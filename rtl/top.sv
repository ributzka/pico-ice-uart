==> flow/design.v <==
`timescale 1ns/1ps
`default_nettype none
module fifo #(parameter DATA_WIDTH = 8, parameter DEPTH = 16) (
    input logic clk_i,
    input logic rst_ni,
    input logic [DATA_WIDTH-1:0] data_i,
    input logic wr_en_i,
    output logic full_o,
    output logic [DATA_WIDTH-1:0] data_o,
    input logic rd_en_i,
    output logic empty_o
);
logic [DATA_WIDTH-1:0] mem [DEPTH-1:0];
logic [$clog2(DEPTH)-1:0] wr_ptr;
logic [$clog2(DEPTH)-1:0] rd_ptr;
logic [$clog2(DEPTH):0] count;
logic wr_en, rd_en;
assign wr_en = wr_en_i && !full_o;
assign rd_en = rd_en_i && !empty_o;
always_ff @(posedge clk_i or negedge rst_ni) begin
    if (!rst_ni) begin
        wr_ptr <= 0;
        rd_ptr <= 0;
    end else begin
        if (wr_en) begin
            wr_ptr <= wr_ptr + 1;
        end
        if (rd_en) begin
            rd_ptr <= rd_ptr + 1;
        end
    end
end
always_ff @(posedge clk_i or negedge rst_ni) begin
    if (!rst_ni) begin
       count <= 0;
    end else begin
        if (wr_en && !rd_en) begin
            count <= count + 1;
        end else if (rd_en && !wr_en) begin
            count <= count - 1;
        end else begin 
            count <= count;
        end
    end
end
always @(posedge clk_i) begin
    if (wr_en) begin
        mem[wr_ptr] <= data_i;
    end
end
always @(posedge clk_i) begin
    data_o <= mem[rd_ptr];
end
always_comb begin
    empty_o = (count == 0);
    full_o = (count == DEPTH);
end
endmodule
`timescale 1ns/1ps
module top (
  input clk_i,
  input rst_ni,
  input uart_rx_i,
  output uart_tx_o,
  output LED_R,
  output LED_G,
  output LED_B
);
logic [7:0] uart_data_out;
logic uart_ready_out;
logic uart_ready_in;
uart uart (
  .clk_i(clk_i),
  .rst_ni(rst_ni),
  .divider_i(14'd104),
  .rx_i(uart_rx_i),
  .tx_o(uart_tx_o),
  .data_o(uart_data_out),
  .ready_o(uart_ready_out),
  .data_i(data_out),
  .ready_i(uart_ready_in)
);
logic [7:0] data_out;
always_ff @(posedge clk_i or negedge rst_ni) begin
  if (!rst_ni) begin
    data_out <= 8'h00;
    uart_ready_in <= 1'b0;
  end else begin
    uart_ready_in <= 1'b0;
    if (uart_ready_out) begin
      data_out <= uart_data_out;
      uart_ready_in <= 1'b1;
    end
  end
end
assign LED_R = data_out[2];
assign LED_G = data_out[1];
assign LED_B = data_out[0];
endmodule
`timescale 1ns/1ps
module uart (
    input clk_i,
    input rst_ni,
    input [13:0] divider_i,
    input rx_i,
    output tx_o,
    input [7:0] data_i,
    input ready_i,
    output [7:0] data_o,
    output ready_o
);
logic [7:0] data_out;
logic data_ready;
logic empty;
logic rd_enable;
logic ready;
assign rd_enable = !empty;
assign ready_o = ready;
always_ff @(posedge clk_i or negedge rst_ni) begin
    if (!rst_ni) begin
        ready <= 1'b0;
    end else begin
        ready <= rd_enable;
    end
end
uart_rx uart_rx (
    .clk_i(clk_i),
    .rst_ni(rst_ni),
    .rx_i(rx_i),
    .divider_i(divider_i),
    .data_o(data_out),
    .ready_o(data_ready)
);
fifo fifo_rx (
    .clk_i(clk_i),
    .rst_ni(rst_ni),
    .wr_en_i(data_ready),
    .rd_en_i(rd_enable),
    .data_i(data_out),
    .data_o(data_o),
    .empty_o(empty),
    .full_o()
);
logic uart_tx_busy;
logic [7:0] fifo_tx_data;
logic uart_tx_ready, uart_tx_ready2;
logic fifo_tx_empty;
always_ff @(posedge clk_i or negedge rst_ni) begin
    if (!rst_ni) begin
        uart_tx_ready <= 1'b0;
    end else begin
        uart_tx_ready <= !fifo_tx_empty && !uart_tx_busy;
    end
end
assign uart_tx_ready2 = uart_tx_ready && !uart_tx_busy;
uart_tx uart_tx (
    .clk_i(clk_i),
    .rst_ni(rst_ni),
    .divider_i(divider_i),
    .data_i(fifo_tx_data),
    .ready_i(uart_tx_ready2),
    .busy_o(uart_tx_busy),
    .tx_o(tx_o)
);
fifo fifo_tx (
    .clk_i(clk_i),
    .rst_ni(rst_ni),
    .wr_en_i(ready_i),
    .rd_en_i(uart_tx_ready2),
    .data_i(data_i),
    .data_o(fifo_tx_data),
    .empty_o(fifo_tx_empty),
    .full_o()
);
endmodule
`timescale 1ns/1ps
module uart_rx (
    input clk_i,
    input rst_ni,
    input rx_i,
    input [13:0] divider_i,
    output [7:0] data_o,
    output ready_o
);
logic [7:0] data_out, data_out_next;
always_ff @(posedge clk_i or negedge rst_ni) begin
    if (!rst_ni) begin
        data_out <= 8'b0;
    end else begin
        data_out <= data_out_next;
    end
end
assign data_o = data_out;
logic ready, ready_next;
always_ff @(posedge clk_i or negedge rst_ni) begin
    if (!rst_ni) begin
        ready <= 1'b0;
    end else begin
        ready <= ready_next;
    end
end
assign ready_o = ready;
logic [2:0] data_clean;
always_ff @(posedge clk_i or negedge rst_ni) begin
    if (!rst_ni) begin
        data_clean <= 3'b0;
    end else begin
        data_clean <= {data_clean[1:0], rx_i};
    end
end
logic [13:0] count, count_next;
always_ff @(posedge clk_i or negedge rst_ni) begin
    if (!rst_ni) begin
        count <= 14'd0;
    end else begin
        count <= count_next;
    end
end
logic [2:0] bit_count, bit_count_next;
always_ff @(posedge clk_i or negedge rst_ni) begin
    if (!rst_ni) begin
        bit_count <= 3'b0;
    end else begin
       bit_count <= bit_count_next;
    end
end
typedef enum {
    IDLE,
    START,
    DATA,
    STOP
} state_t;
state_t state, state_next;
always_ff @(posedge clk_i or negedge rst_ni) begin
    if (!rst_ni) begin
        state <= IDLE;
    end else begin
        state <= state_next;
    end
end
always_comb begin
    state_next = state;
    data_out_next = data_out;
    count_next = count;
    bit_count_next = bit_count;
    ready_next = 1'b0;
    case (state)
        IDLE: begin
            if (data_clean[2:1] == 2'b10) begin
                state_next = START;
                count_next = divider_i >> 1;
            end
        end
        START: begin
            count_next = count - 1;
            if (count == 0) begin            
                state_next = DATA;
                count_next = divider_i;
                bit_count_next = 3'b0;
                if (data_clean[2:1] != 2'b00) begin
                    state_next = IDLE;
                end
            end
        end
        DATA: begin
            count_next = count - 1;
            if (count == 0) begin
                data_out_next = {data_clean[2], data_out[7:1]};
                bit_count_next = bit_count + 1;
                count_next = divider_i;
                if (bit_count == 7) begin
                    state_next = STOP;
                    count_next = divider_i;
                end
            end
        end
        STOP: begin
            count_next = count - 1;
            if (count == 0) begin
                state_next = IDLE;
                count_next = 0;
                ready_next = 1'b1;
            end
        end
        default: begin
            state_next = IDLE;
        end
    endcase
end
endmodule
`timescale 1ns/1ps
module uart_tx (
    input clk_i,
    input rst_ni,
    input [13:0] divider_i,
    input [7:0] data_i,
    input ready_i,
    output busy_o,
    output tx_o
);
logic [9:0] data_out, data_out_next;
always_ff @(posedge clk_i or negedge rst_ni) begin
    if (!rst_ni) begin
        data_out <= 10'b1;
    end else begin
        data_out <= data_out_next;
    end
end
assign tx_o = data_out[0];
logic [13:0] count, count_next;
always_ff @(posedge clk_i or negedge rst_ni) begin
    if (!rst_ni) begin
        count <= 14'b0;
    end else begin
        count <= count_next;
    end
end
logic [3:0] bit_count, bit_count_next;
always_ff @(posedge clk_i or negedge rst_ni) begin
    if (!rst_ni) begin
        bit_count <= 4'b0;
    end else begin
       bit_count <= bit_count_next;
    end
end
typedef enum {
    IDLE,
    SEND
} state_t;
state_t state, state_next;
always_ff @(posedge clk_i or negedge rst_ni) begin
    if (!rst_ni) begin
        state <= IDLE;
    end else begin
        state <= state_next;
    end
end
assign busy_o = (state != IDLE);
always_comb begin
    state_next = state;
    data_out_next = data_out;
    count_next = count;
    bit_count_next = bit_count;
    case (state)
        IDLE: begin
            if (ready_i) begin
                data_out_next = {1'b1, data_i, 1'b0};
                state_next = SEND;
                count_next = divider_i;
            end
        end
        SEND: begin
            count_next = count - 1;
            if (count == 0) begin
                data_out_next = data_out >> 1;
                bit_count_next = bit_count + 1;
                count_next = divider_i;
                if (bit_count == 10) begin
                    state_next = IDLE;
                    data_out_next = 10'b1;
                end
            end
        end
        default: begin
            state_next = IDLE;
        end
    endcase
end
endmodule
## Step by step through the tools: top

The steps from the RTL of top to its reports follow in flow order.
Lines are those of the file above, counted from 1.
Operators: Yosys type, input widths -> output width; for muxes data width and select width s.
A cell with - has no value.

| inputs | value |
|---|---|
| design top | top |
| clock port | clk_i |
| library | sky130hd |
| corner | tt_025C_1v80 |

## Elaborated design

Yosys after proc, flatten, opt, wreduce and memory -nomap, before mapping. Memory bits, and registers merged into a memory's read port (data or address), are not among the register bits. Print and check cells are not counted.
Yosys's memory passes give these memory sizes; they may raise the number of words (mostly to a power of two), join words into wider ones and drop unused or constant bits.

| cells by class | value |
|---|---|
| mux-type cells | 38 |
| reductions and logical operators | 39 |
| eq/ne operators | 17 |
| add/sub/neg operators | 12 |

Operators by type and width:

| kind | number |
|---|---|
| $mux 32 | 8 |
| $pmux 32 s4 | 1 |
| $mux 14 | 5 |
| $eq 32x1->1 const B | 2 |
| $eq 32x2->1 const B | 2 |
| $logic_not 32->1 | 2 |
| $pmux 32 s2 | 1 |
| $pmux 14 s3 | 1 |
| $reduce_bool 32->1 | 1 |
| $sub 14x1->14 const B | 2 |
| $logic_not 14->1 | 2 |
| $pmux 14 s2 | 1 |
| $add 4x1->4 const B | 5 |
| $pmux 10 s2 | 1 |
| $mux 10 | 2 |
| $mux 5 | 4 |
| $mux 8 | 2 |
| $ne 2x2->1 const B | 7 |
| $reduce_bool 2->1 | 5 |
| $add 5x1->5 const B | 2 |
| $sub 5x1->5 const B | 2 |
| $eq 5x5->1 const B | 2 |
| $logic_not 5->1 | 2 |
| $logic_and 1x1->1 | 9 |
| $reduce_and 3->1 | 3 |
| $mux 9 | 1 |
| $logic_not 1->1 | 8 |
| $reduce_and 2->1 | 4 |

Not listed: further kinds 13, cells in them 19.

| word-level totals | value |
|---|---|
| memory bits (writable) | 256 |
| clocked read ports x word width | 16 |
| output and inout bits | 4 |
| register bits | 158 |
| memory cells | 2 |

Memory list:

| name | depth | bits a word | read ports | wr ports | RTL line | source |
|---|---|---|---|---|---|---|
| uart.fifo_rx.mem | 16 | 8 | 1 | 1 | 13 | `logic [DATA_WIDTH-1:0] mem [DEPTH-1:0];` |
| uart.fifo_tx.mem | 16 | 8 | 1 | 1 | 13 |  |

## Depth

Depth = most cells in a row (Yosys ltp): at word level without a register or memory, in the mapped netlist without a sequential cell, where the memories' decode and read muxes count.

| depth | value |
|---|---|
| depth after elaboration | 7 |
| ABC_AREA | 1 |
| mapped depth | 15 |
| depth with buffers taken out | 14 |

## Netlist

The flow's flattened synthesis, as Yosys stat reports it; memories are mapped. The netlist is that of the ABC_AREA named above (0 if unset); the other value can give another one.

| mapped netlist | value |
|---|---|
| cell area after synthesis | 15,912.8 um^2 |
| cell count | 1,473 |
| mapped flip-flops | 371 |

Cell types:

| type | number | total area (um^2) |
|---|---|---|
| sky130_fd_sc_hd__edfxtp_1 | 256 | 7.69E+03 |
| sky130_fd_sc_hd__dfrtp_1 | 97 | 2.43E+03 |
| sky130_fd_sc_hd__nand2_1 | 262 | 983.443 |
| sky130_fd_sc_hd__nor2_1 | 174 | 653.126 |
| sky130_fd_sc_hd__nand3_1 | 126 | 630.605 |
| sky130_fd_sc_hd__o21ai_0 | 121 | 605.581 |
| sky130_fd_sc_hd__inv_1 | 142 | 533.011 |
| sky130_fd_sc_hd__o211ai_1 | 56 | 420.403 |
| sky130_fd_sc_hd__ha_1 | 26 | 325.312 |
| sky130_fd_sc_hd__dfxtp_1 | 16 | 320.307 |
| sky130_fd_sc_hd__xor2_1 | 24 | 210.202 |
| sky130_fd_sc_hd__a21oi_1 | 39 | 195.187 |
| sky130_fd_sc_hd__buf_2 | 30 | 150.144 |
| sky130_fd_sc_hd__nand2_2 | 15 | 93.84 |
| sky130_fd_sc_hd__mux2_2 | 8 | 90.086 |
| sky130_fd_sc_hd__clkbuf_1 | 23 | 86.333 |
| sky130_fd_sc_hd__dfstp_2 | 2 | 52.55 |
| sky130_fd_sc_hd__xnor2_1 | 5 | 43.792 |

Not listed: further types 25, cells in them 51.

## Worst setup path after synthesis

OpenSTA on the mapped netlist: ideal clock, no wires. The path of least setup slack (recovery checks aside). Input and output delay are each 20% of the period. Register names are those of the netlist, which keeps one name where synthesis merged equal registers.

| timing after synthesis | value |
|---|---|
| path kind | reg2reg |
| start | register uart.fifo_tx.count[1] |
| end | register uart.fifo_tx.count[4] |
| arrival time | 2,318 ps |
| setup time | 123 ps |
| time at the first pin | 0 ps |
| stages on the path | 16 |
| required time | 3,377 ps |
| setup slack | 1,059 ps |
| delay of the path | 2,441 ps |
| period | 3,500 ps |
| path buffers | 1 |
| synthesis period reached | 2,441 ps |

"delay of the path" is the arrival time less input delay plus setup time.
"stages on the path" counts driving pins, that of a launching flip-flop among them; a cell with two outputs on the path counts twice.
"synthesis period reached" = period - worst setup slack (recovery checks aside). The figure is calculated, with input and output delays left at 20% of the set period.
Between the ends stands the longest chain of elaborated cells between them, by number of cells; it is not shown to be the way that was timed. Of several equally long chains one is given.
A line is the first line of the expression or statement that the cell stems from. Yosys adds cells for indexed reads and writes and turns some case tables into memories.
A register here has more assigning lines than the two given.

| on the way, after synthesis | value |
|---|---|
| cell sequence | sky130_fd_sc_hd__dfrtp_1 -> sky130_fd_sc_hd__nor4_2 -> sky130_fd_sc_hd__nand2_1 -> sky130_fd_sc_hd__nand2_1 -> sky130_fd_sc_hd__buf_2 -> sky130_fd_sc_hd__inv_1 -> sky130_fd_sc_hd__ha_1 -> sky130_fd_sc_hd__fa_1 -> sky130_fd_sc_hd__inv_1 -> sky130_fd_sc_hd__nand2_1 -> sky130_fd_sc_hd__nand2_1 -> sky130_fd_sc_hd__nand2_1 -> sky130_fd_sc_hd__nand2_1 -> sky130_fd_sc_hd__nor2_1 -> sky130_fd_sc_hd__o21ai_0 -> sky130_fd_sc_hd__nand2_1 |
| cells in the longest elaborated chain | 7 |
| elaborated cells on any way between the ends | 15 |
| those cells by class | add/sub: 2; eq/ne: 1; mux: 2; reduce/logical: 10 |

Ends and longest elaborated chain, after synthesis:

| element | RTL line | source |
|---|---|---|
| start: declaration | 16 | `logic [$clog2(DEPTH):0] count;` |
| start: assignment | 38 | `count <= count + 1;` |
| start: assignment | 40 | `count <= count - 1;` |
| $eq 5x5->1 | 56 | `full_o = (count == DEPTH);` |
| $logic_not 1->1 | 18 | `assign wr_en = wr_en_i && !full_o;` |
| $logic_and 1x1->1 | 18 |  |
| $logic_not 1->1 | 39 | `end else if (rd_en && !wr_en) begin` |
| $logic_and 1x1->1 | 39 |  |
| $mux 5 | 39 |  |
| $mux 5 | 37 | `if (wr_en && !rd_en) begin` |
| end: assignment | 38 |  |
| end: assignment | 40 |  |
| end: declaration | 16 |  |

Some nets on the timed path still bear RTL names; the line given drives or declares the net.

Nets with RTL names, path after synthesis:

| net | RTL line |
|---|---|
| uart.fifo_tx.wr_en | 18 |

## Worst path after layout

Path of least setup slack in the final report of run 1 (OpenROAD, finished layout, wires in). Where an end is a register, its clock arrival counts in the times.
The report prints the path's times to 10 ps; the period is as set.

| timing post-layout | value |
|---|---|
| path kind | reg2reg |
| start | register uart.fifo_tx.count[1] |
| end | register uart.fifo_tx.count[4] |
| setup time | 110 ps |
| stages on the path | 15 |
| setup slack | 1,260 ps |
| path buffers | 0 |
| time at the first pin | 500 ps |
| arrival time | 3,380 ps |
| required time | 4,640 ps |
| period | 4,250 ps |

Between the ends stands the longest chain of elaborated cells between them, by number of cells; it is not shown to be the way that was timed. Of several equally long chains one is given.
A register here has more assigning lines than the two given.

| on the way, post-layout | value |
|---|---|
| cell sequence | sky130_fd_sc_hd__dfrtp_1 -> sky130_fd_sc_hd__nor4_2 -> sky130_fd_sc_hd__nand2_1 -> sky130_fd_sc_hd__nand2_1 -> sky130_fd_sc_hd__inv_1 -> sky130_fd_sc_hd__ha_1 -> sky130_fd_sc_hd__fa_1 -> sky130_fd_sc_hd__inv_1 -> sky130_fd_sc_hd__nand2_1 -> sky130_fd_sc_hd__nand2_1 -> sky130_fd_sc_hd__nand2_1 -> sky130_fd_sc_hd__nand2_1 -> sky130_fd_sc_hd__nor2_1 -> sky130_fd_sc_hd__o21ai_0 -> sky130_fd_sc_hd__nand2_1 |
| cells in the longest elaborated chain | 7 |
| elaborated cells on any way between the ends | 15 |
| those cells by class | add/sub: 2; eq/ne: 1; mux: 2; reduce/logical: 10 |

Ends and longest elaborated chain, post-layout:

| element | RTL line | source |
|---|---|---|
| start: declaration | 16 | `logic [$clog2(DEPTH):0] count;` |
| start: assignment | 38 | `count <= count + 1;` |
| start: assignment | 40 | `count <= count - 1;` |
| $eq 5x5->1 | 56 | `full_o = (count == DEPTH);` |
| $logic_not 1->1 | 18 | `assign wr_en = wr_en_i && !full_o;` |
| $logic_and 1x1->1 | 18 |  |
| $logic_not 1->1 | 39 | `end else if (rd_en && !wr_en) begin` |
| $logic_and 1x1->1 | 39 |  |
| $mux 5 | 39 |  |
| $mux 5 | 37 | `if (wr_en && !rd_en) begin` |
| end: assignment | 38 |  |
| end: assignment | 40 |  |
| end: declaration | 16 |  |

Some nets on the timed path still bear RTL names; the line given drives or declares the net.

Nets with RTL names, path post-layout:

| net | RTL line |
|---|---|
| uart.fifo_tx.wr_en | 18 |

# Flow runs of top

top through Yosys and OpenROAD on sky130hd: 2 stored runs, unordered, with their settings and measured results. The constraints put input and output delay at 20% of the set period each and load the outputs with 0.01 pF.
By "worst path time" is meant the share of the clock period that the worst setup path is allowed (20% is reserved at inputs, 20% at outputs), minus its slack. Clock arrival times at its registers enter into it.
"total design power" rests on the timing tool's default activity at the inputs, not on a simulated workload.
"worst path time" is given in steps of 10 ps.

#### Run 1

| setting | value |
|---|---|
| period_ns | `4.25` |
| CORE_UTILIZATION | `58` |
| SETUP_SLACK_MARGIN | `-0.21` |
| PLACE_DENSITY_LB_ADDON | `0.14` |
| CORE_MARGIN | `9` |
| CELL_PAD_IN_SITES_DETAIL_PLACEMENT | `0` |
| ABC_AREA | `1` |
| CAP_MARGIN | `35` |
| SLEW_MARGIN | `20` |

| result | value |
|---|---|
| netlist area reported by Yosys | 15,912.8 um^2 |
| total negative slack on setup checks | 0 ps |
| total design power | 7,112 uW |
| worst path time | 2,990 ps |
| critical path type | reg2reg |
| setup slack of the critical path | 1,259 ps |
| area inside the die boundary | 33,721.8 um^2 |
| post-layout utilization | 0.648 |

#### Run 2

| setting | value |
|---|---|
| period_ns | `2.14` |
| CORE_UTILIZATION | `40` |
| SETUP_SLACK_MARGIN | `0.22` |
| PLACE_DENSITY_LB_ADDON | `0.12` |
| CELL_PAD_IN_SITES_DETAIL_PLACEMENT | `2` |
| GPL_TIMING_DRIVEN | `1` |
| CTS_CLUSTER_SIZE | `58` |
| CTS_CLUSTER_DIAMETER | `164` |
| SLEW_MARGIN | `25` |
| CAP_MARGIN | `20` |
| CORE_MARGIN | `2` |

| result | value |
|---|---|
| worst path time | 2,500 ps |
| critical path type | reg2reg |
| total negative slack on setup checks | -3,050 ps |
| post-layout utilization | 0.492 |
| total design power | 10,770 uW |
| setup slack of the critical path | -362 ps |
| area inside the die boundary | 38,820.8 um^2 |
| netlist area reported by Yosys | 14,904.3 um^2 |
